==> flow/design.v <==
`default_nettype none
module axi_fifo #(
    parameter DATA_WIDTH = 8,
    parameter ELEMENTS   = 64
) (
    input wire clk,
    input wire areset_n,
    input wire s_axi_valid,
    input wire [DATA_WIDTH - 1 : 0] s_axi_data,
    output logic s_axi_ready,
    output logic [ELEMENTS - 1 : 0] o_fifo_data,
    output logic m_axi_valid,
    input wire m_axi_ready
);
  int wptr, rptr;
  logic [DATA_WIDTH - 1 : 0] fifo_array[0 : ELEMENTS - 1];
  typedef enum {
    RST,
    IDLE,
    DATA_IN,
    DATA_OUT,
    WAITING
  } state_t;
  state_t curr_state;
  state_t n_state;
  wire s_axi_rv_ok, m_axi_rv_ok;
  assign s_axi_rv_ok = (s_axi_valid && s_axi_ready) ? 1'b1 : 1'b0;
  assign m_axi_rv_ok = (m_axi_valid && m_axi_ready) ? 1'b1 : 1'b0;
  always_ff @(posedge clk) begin
    if (!areset_n) begin
      curr_state <= RST;
    end else begin
      curr_state <= n_state;
    end
    if (curr_state == RST) begin
      wptr <= 0;
      rptr <= 0;
      s_axi_ready <= 1'b0;
      m_axi_valid <= 1'b0;
    end
    if (curr_state == DATA_IN) begin
      s_axi_ready <= 1'b1;
      m_axi_valid <= 1'b0;
      if (s_axi_rv_ok) begin
        wptr <= wptr + 1;
        fifo_array[wptr] <= s_axi_data;
      end
    end
    if (curr_state == IDLE) begin
      s_axi_ready <= 1'b1;
      m_axi_valid <= 1'b0;
    end
    if (curr_state == WAITING) begin
      s_axi_ready <= 1'b0;
      m_axi_valid <= 1'b1;
    end
    if (curr_state == DATA_OUT) begin
      if (m_axi_rv_ok) begin
        rptr <= rptr + 1;
        for (int i = 0; i < ELEMENTS; i++) begin
          o_fifo_data[i] <= fifo_array[i][rptr];
        end
      end
    end
  end
  always_comb begin
    unique case (curr_state)
      RST: begin
        if (areset_n != 1'b0) n_state = RST;
        else n_state = IDLE;
      end
      IDLE: begin
        if (s_axi_valid) n_state = DATA_IN;
        else n_state = IDLE;
      end
      DATA_IN: begin
        if (s_axi_valid) begin
          if (wptr < ELEMENTS - 1) n_state = DATA_IN;
          else n_state = DATA_OUT;
        end else n_state = IDLE;
      end
      DATA_OUT: begin
        if (m_axi_ready) begin
          if (rptr < (DATA_WIDTH - 1)) n_state = DATA_OUT;
          else n_state = IDLE;
        end else n_state = WAITING;
      end
      WAITING: begin
        if (m_axi_ready) begin
          n_state = DATA_OUT;
        end else begin
          n_state = WAITING;
        end
      end
    endcase
  end
endmodule
Tool chain data of axi_fifo
Tool output for the design above, in the order of the flow.
Lines are those of the file above, counted from 1.
Library cell names are shortened.
A cell with -- has no value.
- design top: axi_fifo
- clock port: clk
- library: sky130hd
- library corner: tt_025C_1v80

Elaborated design
Yosys after proc, flatten, opt, wreduce and memory -nomap, before mapping. Memory bits, and registers merged into a memory's read port (data or address), are not among the register bits. Print and check cells are not counted. Equal cells are merged and count once.
Yosys's memory passes give these memory sizes; they may raise the number of words (mostly to a power of two), join words into wider ones and drop unused or constant bits.
- elaborated cells at 173
- bits in latches: 0
- noted RAM bits: 512
- memories: 1
- bits in registers at 162
- ROM bits at 0
- output and inout port bits at 66
- noted input port bits: 12
- div/mod/pow operators: 0
- noted $add $sub $neg: 2
- multipliers: 0
- noted equality and inequality tests: 4
- mux-type cells: 26
- shifts and indexed selects: 64
- $lt $le $gt $ge: 2
- reduce/logical cells at 5
- bitwise logic cells: 0
- memory list (memory ; depth ; bits a word ; line ; RTL):
    fifo_array ; 64 ; 8 ; 16 ; logic [DATA_WIDTH - 1 : 0] fifo_array[0 : ELEMENTS - 1];
- operators with widths (kind ; number):
    variable part select 8 x 32 -> 1 bit ; 64
    two-way mux 32 bit ; 6
    parallel mux 32 bit (select 5 bit) ; 1
    adder 32 x 2 -> 32 bit with constant B ; 2
    == test 32 x 2 -> 1 bit with constant B ; 2
    == test 32 x 1 -> 1 bit with constant B ; 1
    == test 32 x 3 -> 1 bit with constant B ; 1
    < comparator 32 x 4 -> 1 bit with constant B ; 1
    < comparator 32 x 7 -> 1 bit with constant B ; 1
    zero test 32 bit ; 1
    two-way mux 8 bit ; 2
    two-way mux 6 bit ; 2
    two-way mux 1 bit ; 10
    two-way mux 3 bit ; 2
    two-way mux 2 bit ; 3
    nonzero test 3 bit ; 1
    logical AND 1 bit ; 2
    AND reduction 2 bit ; 1

Depth
Depth = most cells in a row (Yosys ltp): at word level without a register or memory, in the mapped netlist without a sequential cell, where the memories' decode and read muxes count.
- word-level depth at 4
- ABC_AREA: 0
- gate-level depth with buffers at 7
- gate-level depth less buffers at 6

After synthesis
Yosys stat after the flow's synthesis: flattened, memories mapped to cells. It holds for the ABC_AREA given above (unset counts as 0); a run with the other value may have another netlist.
- cells by type (cell ; number ; area in all (um^2)):
    edfxtp_1 ; 576 ; 1.73E+04
    mux4_2 ; 128 ; 2.88E+03
    dfxtp_1 ; 71 ; 1.42E+03
    mux2i_1 ; 80 ; 800.768
    nor2_1 ; 154 ; 578.054
    nand3_1 ; 51 ; 255.245
    nand2_1 ; 59 ; 221.462
    clkbuf_1 ; 48 ; 180.173
    o21ai_0 ; 34 ; 170.163
    nand4_1 ; 27 ; 168.912
    and3_1 ; 17 ; 106.352
    nor4_1 ; 15 ; 93.84
    a21oi_1 ; 17 ; 85.082
    nor3_1 ; 13 ; 65.062
    buf_2 ; 12 ; 60.058
    o211ai_1 ; 7 ; 52.55
    a32o_1 ; 5 ; 50.048
    or3_1 ; 7 ; 43.792
Other cell types: 31; their cells: 83.
- mapped area: 0.0251554 mm^2
- noted flip-flop cells: 647
- buffers at 71
- mapped cells: 1404
- sequential area: 0.018718 mm^2

Path before layout
OpenSTA on the mapped netlist: ideal clock, no wires. The path of least setup slack (recovery checks aside). Input and output delay are each 20% of the period. Register names are those of the netlist, which keeps one name where synthesis merged equal registers.
- path type: input -> register
- from: input m_axi_ready
- to: register o_fifo_data[0]
- noted required time: 3.567 ns
- noted delay of the path: 2.700 ns
- input delay: 0.804 ns
- setup time at 0.453 ns
- driving pins on the path at 3
- path slack at 0.516 ns
- time at the first pin: 0.804 ns
- period: 4.02 ns
- arrival: 3.051 ns
- buffers on the path at 1
- noted synthesis period reached: 3.504 ns
"delay of the path" is the arrival time less input delay plus setup time.
"driving pins on the path" counts driving pins, that of a launching flip-flop among them; a cell with two outputs on the path counts twice.
"synthesis period reached" is the clock period less the worst setup slack; recovery checks do not enter. This is arithmetic on one report: input and output delays are still those of the set period (20% each).
Between the ends stands the longest chain of elaborated cells between them, by number of cells; it is not shown to be the way that was timed. Of several equally long chains one is given.
Each line given opens the expression or statement behind the cell; cells for indexed reads and writes are added by Yosys, which also makes memories of some case tables.
- cell sequence: nand3_1 > clkinv_1 > buf_1
- length of the longest elaborated chain at 3
- elaborated cells between the ends (all ways): 3
- noted source lines of those cells: 1
- classes of those cells: 1 x mux; 2 x reduce/logical
- RTL lines, path after synthesis (element ; line ; RTL):
    start: declaration ; 13 ; input wire m_axi_ready
    logical AND 1 bit ; 28 ; assign m_axi_rv_ok = (m_axi_valid && m_axi_ready) ? 1'b1 : 1'b0;
    two-way mux 1 bit ; 28 ;
    AND reduction 2 bit ; -- ;
    end: assignment ; 61 ; o_fifo_data[i] <= fifo_array[i][rptr];
    end: declaration ; 11 ; output logic [ELEMENTS - 1 : 0] o_fifo_data,

Worst path after layout
From the final timing report of record 1: the path of least setup slack in the routed layout; clock arrival at registers is part of the times.
- path type: input -> register
- from: input s_axi_valid
- to: memory fifo_array[54][1]
- input delay: 0.79 ns
- setup time at 0.37 ns
- arrival: 3.68 ns
- buffers on the path at 1
- path slack at 0.51 ns
- noted required time: 4.19 ns
- time at the first pin: 0.79 ns
- driving pins on the path at 5
- period: 3.96 ns
Between the ends stands the longest chain of elaborated cells between them, by number of cells; it is not shown to be the way that was timed. Of several equally long chains one is given.
Only ways into the end's enable, where the timed path ends, are counted here.
- cell sequence: clkdlybuf4s50_1 > nand3_1 > nor2_1 > nand3_1 > nor2_1
- length of the longest elaborated chain at 4
- elaborated cells between the ends (all ways): 6
- noted source lines of those cells: 3
- classes of those cells: 5 x mux; 1 x reduce/logical
- RTL lines, path post-layout (element ; line ; RTL):
    start: declaration ; 8 ; input wire s_axi_valid,
    logical AND 1 bit ; 27 ; assign s_axi_rv_ok = (s_axi_valid && s_axi_ready) ? 1'b1 : 1'b0;
    two-way mux 1 bit ; 27 ;
    two-way mux 6 bit ; 44 ; if (s_axi_rv_ok) begin
    two-way mux 6 bit ; 41 ; if (curr_state == DATA_IN) begin
    end: declaration ; 16 ; logic [DATA_WIDTH - 1 : 0] fifo_array[0 : ELEMENTS - 1];

Subject: flow runs of axi_fifo

Hi,

Stored flow runs of axi_fifo (2 of them; Yosys, OpenROAD, sky130hd). They differ in their settings and are not a sequence. Constraints: input delay and output delay 20% of the set period each, output load 0.01 pF.
"reached clock period" is the run's clock period less its worst setup slack. It is reckoned from that one timing run; input and output delays stay at 20% of the period that was set.
"allowed time less slack (worst setup path)" means the part of the period allowed to the worst setup path (the constraints hold back 20% at inputs and 20% at outputs) less its slack; where the path has registers, the arrival times of their clocks count too.
"power consumption" is the tool's figure for a default switching activity; nothing was simulated.

Record 1
Settings were period_ns = 3.96; CORE_UTILIZATION = 46; PLACE_DENSITY_LB_ADDON = 0.03; CORE_ASPECT_RATIO = 1.7; CELL_PAD_IN_SITES_DETAIL_PLACEMENT = 1; GPL_TIMING_DRIVEN = 0; CTS_CLUSTER_SIZE = 32; SLEW_MARGIN = 5; MIN_ROUTING_LAYER = met1; MAX_ROUTING_LAYER = met5; CAP_MARGIN = 20; CORE_MARGIN = 2
- noted the power consumption: 13191 uW
- noted the netlist area reported by Yosys: 0.0251554 mm^2
- reached clock period: 3.451 ns
- allowed time less slack (worst setup path): 2.66 ns
- critical path kind: input -> register
- die size at 0.0566384 mm^2
- setup slack of the critical path: 0.509 ns
- noted the final design utilization: 0.536
- worst hold slack after layout: 0.506 ns
- summed negative setup slack: 0.000 ns
- standard-cell area after layout at 0.028939 mm^2

Record 2
Settings were period_ns = 5.7; CORE_UTILIZATION = 64; SETUP_SLACK_MARGIN = 1.04; PLACE_DENSITY = 0.45; HOLD_SLACK_MARGIN = -0.02; CORE_ASPECT_RATIO = 0.6; CELL_PAD_IN_SITES_GLOBAL_PLACEMENT = 3; CELL_PAD_IN_SITES_DETAIL_PLACEMENT = 2; TNS_END_PERCENT = 75; GPL_ROUTABILITY_DRIVEN = 1; CTS_CLUSTER_DIAMETER = 30; CAP_MARGIN = 20; CORE_MARGIN = 2; SLEW_MARGIN = 20
- no final report: placement broke off with GPL-0301

Regards
